==> flow/design.v <==
interface banked_mem_itf(
    input   bit         clk,
    input   bit         rst
);
    logic   [31:0]      addr;
    logic               read;
    logic               write;
    logic   [63:0]      wdata;
    logic               ready;
    logic   [31:0]      raddr;
    logic   [63:0]      rdata;
    logic               rvalid;
    bit                 error = 1'b0;
    modport dut (
        input           clk,
        input           rst,
        output          addr,
        output          read,
        output          write,
        output          wdata,
        input           ready,
        input           raddr,
        input           rdata,
        input           rvalid
    );
    modport mem (
        input           clk,
        input           rst,
        input           addr,
        input           read,
        input           write,
        input           wdata,
        output          ready,
        output          rdata,
        output          raddr,
        output          rvalid,
        output          error
    );
    modport mon (
        input           clk,
        input           rst,
        input           addr,
        input           read,
        input           write,
        input           wdata,
        input           ready,
        input           rdata,
        input           raddr,
        input           rvalid,
        input           error
    );
endinterface
interface mem_itf(
    input   bit         clk,
    input   bit         rst
);
    logic   [31:0]      addr;
    logic   [3:0]       rmask;
    logic   [3:0]       wmask;
    logic   [31:0]      rdata;
    logic   [31:0]      wdata;
    logic               resp;
    bit                 error = 1'b0;
    modport dut (
        input           clk,
        input           rst,
        output          addr,
        output          rmask,
        output          wmask,
        input           rdata,
        output          wdata,
        input           resp
    );
    modport mem (
        input           clk,
        input           rst,
        input           addr,
        input           rmask,
        input           wmask,
        output          rdata,
        input           wdata,
        output          resp,
        output          error
    );
    modport mon (
        input           clk,
        input           rst,
        input           addr,
        input           rmask,
        input           wmask,
        input           rdata,
        input           wdata,
        input           resp,
        output          error
    );
endinterface
interface mon_itf(
    input   bit             clk,
    input   bit             rst
);
            logic           valid [8];
            logic   [63:0]  order [8];
            logic   [31:0]  inst [8];
            logic           halt [8];
            logic   [4:0]   rs1_addr [8];
            logic   [4:0]   rs2_addr [8];
            logic   [31:0]  rs1_rdata [8];
            logic   [31:0]  rs2_rdata [8];
            logic   [4:0]   rd_addr [8];
            logic   [31:0]  rd_wdata [8];
            logic   [31:0]  pc_rdata [8];
            logic   [31:0]  pc_wdata [8];
            logic   [31:0]  mem_addr [8];
            logic   [3:0]   mem_rmask [8];
            logic   [3:0]   mem_wmask [8];
            logic   [31:0]  mem_rdata [8];
            logic   [31:0]  mem_wdata [8];
            bit             error = 1'b0;
endinterface
package rv32i_types;
  typedef enum bit [6:0] {
    lui_opcode   = 7'b0110111,  
    auipc_opcode = 7'b0010111,  
    jal_opcode   = 7'b1101111,  
    jalr_opcode  = 7'b1100111,  
    br_opcode    = 7'b1100011,  
    load_opcode  = 7'b0000011,  
    store_opcode = 7'b0100011,  
    imm_opcode   = 7'b0010011,  
    reg_opcode   = 7'b0110011,   
    csr_opcode   = 7'b1110011   
  } rv32i_opcode;
  typedef enum bit [2:0] {
    add_funct3  = 3'b000,   
    sll_funct3  = 3'b001,
    slt_funct3  = 3'b010,
    sltu_funct3 = 3'b011,
    axor_funct3 = 3'b100,
    sr_funct3   = 3'b101,   
    aor_funt3   = 3'b110,
    aand_funct3 = 3'b111
  } arith_funct3_t;
  typedef enum bit [2:0] {
    beq_funct3  = 3'b000,
    bne_funct3  = 3'b001,
    blt_funct3  = 3'b100,
    bge_funct3  = 3'b101,
    bltu_funct3 = 3'b110,
    bgeu_funct3 = 3'b111
  } branch_funct3_t;
  typedef enum bit [2:0] {
    lb_funct3  = 3'b000,
    lh_funct3  = 3'b001,
    lw_funct3  = 3'b010,
    lbu_funct3 = 3'b100,
    lhu_funct3 = 3'b101
  } load_funct3_t;
  typedef enum bit [2:0] {
    sb_funct3 = 3'b000,
    sh_funct3 = 3'b001,
    sw_funct3 = 3'b010
  } store_funct3_t;
  typedef enum bit [6:0] {
    base_funct7    = 7'b0000000,
    variant_funct7 = 7'b0100000,
    multiply_funct7 = 7'b0000001
  } arith_funct7_t;
  typedef enum bit [2:0] {
    add_alu_op = 3'b000,
    sll_alu_op = 3'b001,
    sra_alu_op = 3'b010,
    sub_alu_op = 3'b011,
    xor_alu_op = 3'b100,
    srl_alu_op = 3'b101,
    or_alu_op  = 3'b110,
    and_alu_op = 3'b111
  } alu_ops_t;
  typedef enum bit [2:0] {
    beq_cmp_op  = 3'b000,
    bne_cmp_op  = 3'b001,
    blt_cmp_op  = 3'b100,
    bge_cmp_op  = 3'b101,
    bltu_cmp_op = 3'b110,
    bgeu_cmp_op = 3'b111
  } cmp_ops_t;
  typedef enum bit [2:0] {
    mul_funct3 = 3'b000,
    mulh_funct3 = 3'b001,
    mulhsu_funct3 = 3'b010,
    mulhu_funct3 = 3'b011,
    div_funct3 = 3'b100,
    udiv_funct3 = 3'b101,
    rem_funct3 = 3'b110,
    urem_funct3 = 3'b111
  } mul_funct3_t;
  typedef enum bit [1:0] {
    mul_unsigned_unsigned = 2'b00,
    mul_signed_signed = 2'b01,
    mul_signed_unsigned = 2'b10
  } mul_type_t;
  typedef enum bit [2:0] {
    lb_mem  = 3'b000,
    lh_mem  = 3'b001,
    lw_mem  = 3'b010,
    lbu_mem = 3'b100,
    lhu_mem = 3'b101
  } load_ops_t;
  typedef enum bit [2:0] {
    sb_mem = 3'b000,
    sh_mem = 3'b001,
    sw_mem = 3'b010
  } store_ops_t;
  typedef struct packed {
    logic [31:0] pc;
    logic [31:0] pc_next;
    logic [63:0] order;
    logic        valid;
    logic [31:0] inst;
    logic [4:0]  rs1_s;
    logic [4:0]  rs2_s;
    logic [31:0] rs1_v;
    logic [31:0] rs2_v;
    logic [4:0]  rd_s;
    logic [31:0] rd_d;
    logic [31:0] mem_addr;
    logic [3:0]  mem_rmask;
    logic [3:0]  mem_wmask;
    logic [31:0] mem_wdata;
    logic [31:0] mem_rdata;
  } rvfi_t;
endpackage
package cache_types;
  typedef enum bit [1:0] {
    Hit_Read_Clean = 2'b00,   
    Hit_Write_Dirty = 2'b01,   
    Miss_Replace = 2'b10   
  } Sram_op_t;
  typedef enum bit [1:0] {
    Way_A = 2'b11,
    Way_B = 2'b10,
    Way_C = 2'b01,
    Way_D = 2'b00
  } PLRU_Way_t;
  typedef enum bit [3:0] {
    Way_A_4 = 4'b1000,
    Way_B_4 = 4'b0100,
    Way_C_4 = 4'b0010,
    Way_D_4 = 4'b0001
  } PLRU_Way_4_t;
  typedef enum bit [1:0] {
    Hit = 2'b11,
    Dirty_Miss = 2'b10,
    Clean_Miss = 2'b01
  } Hit_Miss_t;
endpackage
module fetch (
    input logic clk,
    input logic rst,
    input logic move_fetch,
    input logic move_flush,
    input logic [31:0] pc_branch_target,
    input logic [63:0] order_branch_target,
    output logic [31:0] imem_addr,
    output logic [3:0] imem_rmask,
    output logic imem_rqst,
    output logic [31:0] pc,
    output logic [63:0] order,
    input logic [31:0] pc_next
);
  logic [31:0] pc_curr;
  logic [63:0] order_curr;
  logic [63:0] order_next;
  always_comb begin
    pc = pc_curr;
    order = order_curr;
    order_next = order + 64'h1;
    imem_addr = pc;
  end
  always_comb begin
    if (move_fetch) begin
      imem_rmask = '1;
      imem_rqst  = '1;
    end else begin
      imem_rmask = '0;
      imem_rqst  = '0;
    end
  end
  always_ff @(posedge clk) begin
    if (rst) begin
      pc_curr <= 32'h60000000;
      order_curr <= '0;
    end else begin
      if (move_flush) begin
        pc_curr <= pc_branch_target;
        order_curr <= order_branch_target;
      end else if (move_fetch) begin
        pc_curr <= pc_next;
        order_curr <= order_next;
      end
    end
  end
endmodule
Reports on fetch. Tool output for the design above, in the order of the flow. Lines are those of the file above, counted from 1. Operators: Yosys type, input widths -> output width; for muxes data width and select width s. The mark - stands for no value.

Top: fetch. Clock port: clk. Cell library: sky130hd. Timing corner: tt_025C_1v80.

Elaborated design. Source: Yosys, flattened and elaborated, memories not mapped. Widths are those after wreduce. Registers that Yosys merges into a memory's read port (data or address) are not register bits. Print and check cells do not count. Equal cells are merged and count once.

For output and inout port bits the number is 133. Under register bits stands 96. The figure for bits of input ports is 132.

The entry for add/subtract/negate cells reads 1. The entry for reduce/logical cells reads 1. Multiplexer cells: 6.

Operator list (number): $mux 64 (2); $add 64x1->64 const B (1); $mux 32 (2); $mux 4 (1); $reduce_bool 2->1 (1); $mux 1 (1).

Logic depth. Longest topological path by Yosys (ltp), each cell counted once; first at word level (registers and memories cut), then after technology mapping (sequential cells cut; the memories' decode and read muxes count).

Under depth in word-level cells stands 3. ABC_AREA: 0. The entry for depth in mapped cells reads 8. The figure for mapped depth without buffers is 6.

After synthesis. Source: synth_stat.txt of the flow (Yosys; design flattened, memories mapped). It holds for the ABC_AREA given above (unset counts as 0); a run with the other value may have another netlist. Totals and module areas in this step are rounded.

Cell types: sky130_fd_sc_hd__dfxtp_1 (number 96, total area 1.92E+03 sq um); sky130_fd_sc_hd__nor2_1 (number 112, total area 420.403 sq um); sky130_fd_sc_hd__mux2i_1 (number 33, total area 330.317 sq um); sky130_fd_sc_hd__buf_4 (number 37, total area 277.766 sq um); sky130_fd_sc_hd__a21oi_1 (number 54, total area 270.259 sq um); sky130_fd_sc_hd__nand2_1 (number 55, total area 206.448 sq um); sky130_fd_sc_hd__xnor2_1 (number 23, total area 201.443 sq um); sky130_fd_sc_hd__a211oi_1 (number 24, total area 180.173 sq um); sky130_fd_sc_hd__clkbuf_1 (number 42, total area 157.651 sq um); sky130_fd_sc_hd__and4_1 (number 16, total area 140.134 sq um); sky130_fd_sc_hd__nand4_1 (number 22, total area 137.632 sq um); sky130_fd_sc_hd__nand3_1 (number 27, total area 135.13 sq um); sky130_fd_sc_hd__a311oi_1 (number 13, total area 113.859 sq um); sky130_fd_sc_hd__nor4_1 (number 17, total area 106.352 sq um); sky130_fd_sc_hd__or4_1 (number 12, total area 90.086 sq um); sky130_fd_sc_hd__inv_1 (number 21, total area 78.826 sq um); sky130_fd_sc_hd__a2111oi_0 (number 8, total area 70.067 sq um); sky130_fd_sc_hd__nor3_1 (number 14, total area 70.067 sq um).

Not listed: further types 31, cells in them 113.

For mapped flip-flops the number is 96. For chip area (Yosys) the number is 5690 sq um. Standard cells after synthesis: 739.

Path before layout. Path of least setup slack by OpenSTA after synthesis, without wires, with an ideal clock, recovery checks aside; 20% of the period is set as input and as output delay. Where synthesis merged equal registers, the netlist keeps one of their names.

Path kind: register to register. From: register order_curr[0]. To: register order_curr[34]. For data arrival time the number is 2.398 ns. For period the number is 2.64 ns. Under setup slack stands 0.151 ns. The entry for required time reads 2.549 ns. Time at the first pin: 0.000 ns. For buffers on the path the number is 2. Path delay: 2.489 ns. Setup time: 0.091 ns. Stages on the path: 9. Synthesis period reached: 2.489 ns.

"path delay" is the arrival time less input delay plus setup time. "stages on the path" counts driving pins, that of a launching flip-flop among them; a cell with two outputs on the path counts twice. "synthesis period reached" is the clock period less the worst setup slack; recovery checks do not enter. This is arithmetic on one report: input and output delays are still those of the set period (20% each). Between the ends stands the longest chain of elaborated cells between them, by number of cells; it is not shown to be the way that was timed. Of several equally long chains one is given. A line is the first line of the expression or statement that the cell stems from. Yosys adds cells for indexed reads and writes and turns some case tables into memories. At most two assigning lines are given for a register; there are more.

Path through: sky130_fd_sc_hd__dfxtp_1 > sky130_fd_sc_hd__ha_1 > sky130_fd_sc_hd__nand2_1 > sky130_fd_sc_hd__or4_1 > sky130_fd_sc_hd__buf_2 > sky130_fd_sc_hd__or4_1 > sky130_fd_sc_hd__buf_2 > sky130_fd_sc_hd__or4_1 > sky130_fd_sc_hd__a311oi_1. Under length of the longest elaborated chain stands 3. The figure for elaborated cells on any way between the ends is 3. Classes of those cells: add/sub (1); mux (2).

RTL lines, path after synthesis: from (decl) (RTL line 271) `logic [63:0] order_curr;`; from (assign) (RTL line 295); from (assign) (RTL line 298) `order_curr <= order_next;`; $add 64x1->64 (RTL line 276) `order_next = order + 64'h1;`; $mux 64 (RTL line 296) `end else if (move_fetch) begin`; $mux 64 (RTL line 293) `if (move_flush) begin`; to (assign) (RTL line 295); to (assign) (RTL line 298); to (decl) (RTL line 271).

Worst path after layout. From the final timing report of flow run 1: the path of least setup slack in the routed layout; clock arrival at registers is part of the times.

Path kind: register to register. From: register order_curr[7]. To: register order_curr[59]. For buffers on the path the number is 0. For data arrival time the number is 2.82 ns. The entry for required time reads 3.04 ns. For period the number is 2.79 ns. Under setup slack stands 0.22 ns. Time at the first pin: 0.36 ns. Setup time: 0.11 ns. Stages on the path: 6.

Between the ends stands the longest chain of elaborated cells between them, by number of cells; it is not shown to be the way that was timed. Of several equally long chains one is given. At most two assigning lines are given for a register; there are more.

Path through: sky130_fd_sc_hd__dfxtp_1 > sky130_fd_sc_hd__nand3_2 > sky130_fd_sc_hd__or4_1 > sky130_fd_sc_hd__or4_1 > sky130_fd_sc_hd__o21a_1 > sky130_fd_sc_hd__a2111oi_1. Under length of the longest elaborated chain stands 3. The figure for elaborated cells on any way between the ends is 3. Classes of those cells: add/sub (1); mux (2).

RTL lines, path post-layout: from (decl) (RTL line 271) `logic [63:0] order_curr;`; from (assign) (RTL line 295); from (assign) (RTL line 298) `order_curr <= order_next;`; $add 64x1->64 (RTL line 276) `order_next = order + 64'h1;`; $mux 64 (RTL line 296) `end else if (move_fetch) begin`; $mux 64 (RTL line 293) `if (move_flush) begin`; to (assign) (RTL line 295); to (assign) (RTL line 298); to (decl) (RTL line 271).

Data sheet: physical implementation of fetch

fetch through Yosys and OpenROAD on sky130hd: 2 stored runs, unordered, with their settings and measured results. The constraints put input and output delay at 20% of the set period each and load the outputs with 0.01 pF. By "worst setup path time" is meant the share of the clock period that the worst setup path is allowed (20% is reserved at inputs, 20% at outputs), minus its slack. Clock arrival times at its registers enter into it. "power consumption": no workload was simulated; the value follows from the tool's default switching activity. Measured values are rounded.

Files of flow run 1:
==> flow/run.sh <==
#!/bin/bash
# the make line also repeats the synthesis and layout settings of config.mk as NAME=value (left out here)
make -C /OpenROAD-flow-scripts/flow DESIGN_CONFIG=/design/flow/config.mk WORK_HOME=/design/flow/orfs CLKGATE_MAP_FILE= finish
==> flow/config.mk <==
export PLATFORM = sky130hd
export DESIGN_NAME = fetch
export DESIGN_NICKNAME = fetch
export VERILOG_FILES = /design/flow/design.v
export SDC_FILE = /design/flow/constraint.sdc
export NUM_CORES = 4
export LEC_CHECK = 0
export CAP_MARGIN = 20
export CORE_MARGIN = 2
export CORE_UTILIZATION = 27
export SLEW_MARGIN = 20
==> flow/constraint.sdc <==
create_clock -name core_clock -period 2.79 [get_ports {clk}]
set_input_delay 0.5580 -clock core_clock [delete_from_list [all_inputs] [get_ports {clk}]]
set_output_delay 0.5580 -clock core_clock [all_outputs]
set_load 0.01 [all_outputs]

Results of flow run 1. The cell area after synthesis reads 5690 sq um. The measured worst setup path time is 2.57 ns. Worst path kind: register to register. The measured power consumption is 3820 µW. For the worst setup slack after layout the run shows 0.222 ns. For the total die area the run shows 22300 sq um. The std-cell area (final layout) comes to 8810 sq um.

Files of flow run 2:
==> flow/run.sh <==
#!/bin/bash
# the make line also repeats the synthesis and layout settings of config.mk as NAME=value (left out here)
make -C /OpenROAD-flow-scripts/flow DESIGN_CONFIG=/design/flow/config.mk WORK_HOME=/design/flow/orfs CLKGATE_MAP_FILE= finish
==> flow/config.mk <==
export PLATFORM = sky130hd
export DESIGN_NAME = fetch
export DESIGN_NICKNAME = fetch
export VERILOG_FILES = /design/flow/design.v
export SDC_FILE = /design/flow/constraint.sdc
export NUM_CORES = 4
export LEC_CHECK = 0
export ABC_AREA = 1
export CAP_MARGIN = 20
export CELL_PAD_IN_SITES_DETAIL_PLACEMENT = 1
export CORE_MARGIN = 2
export CORE_UTILIZATION = 60
export CTS_CLUSTER_DIAMETER = 257
export GPL_TIMING_DRIVEN = 1
export PLACE_DENSITY_LB_ADDON = 0.25
export SETUP_SLACK_MARGIN = 0.53
export SLEW_MARGIN = 30
==> flow/constraint.sdc <==
create_clock -name core_clock -period 2.34 [get_ports {clk}]
set_input_delay 0.4680 -clock core_clock [delete_from_list [all_inputs] [get_ports {clk}]]
set_output_delay 0.4680 -clock core_clock [all_outputs]
set_load 0.01 [all_outputs]

Outcome of flow run 2: unfinished; error DPL-0033 in placement.
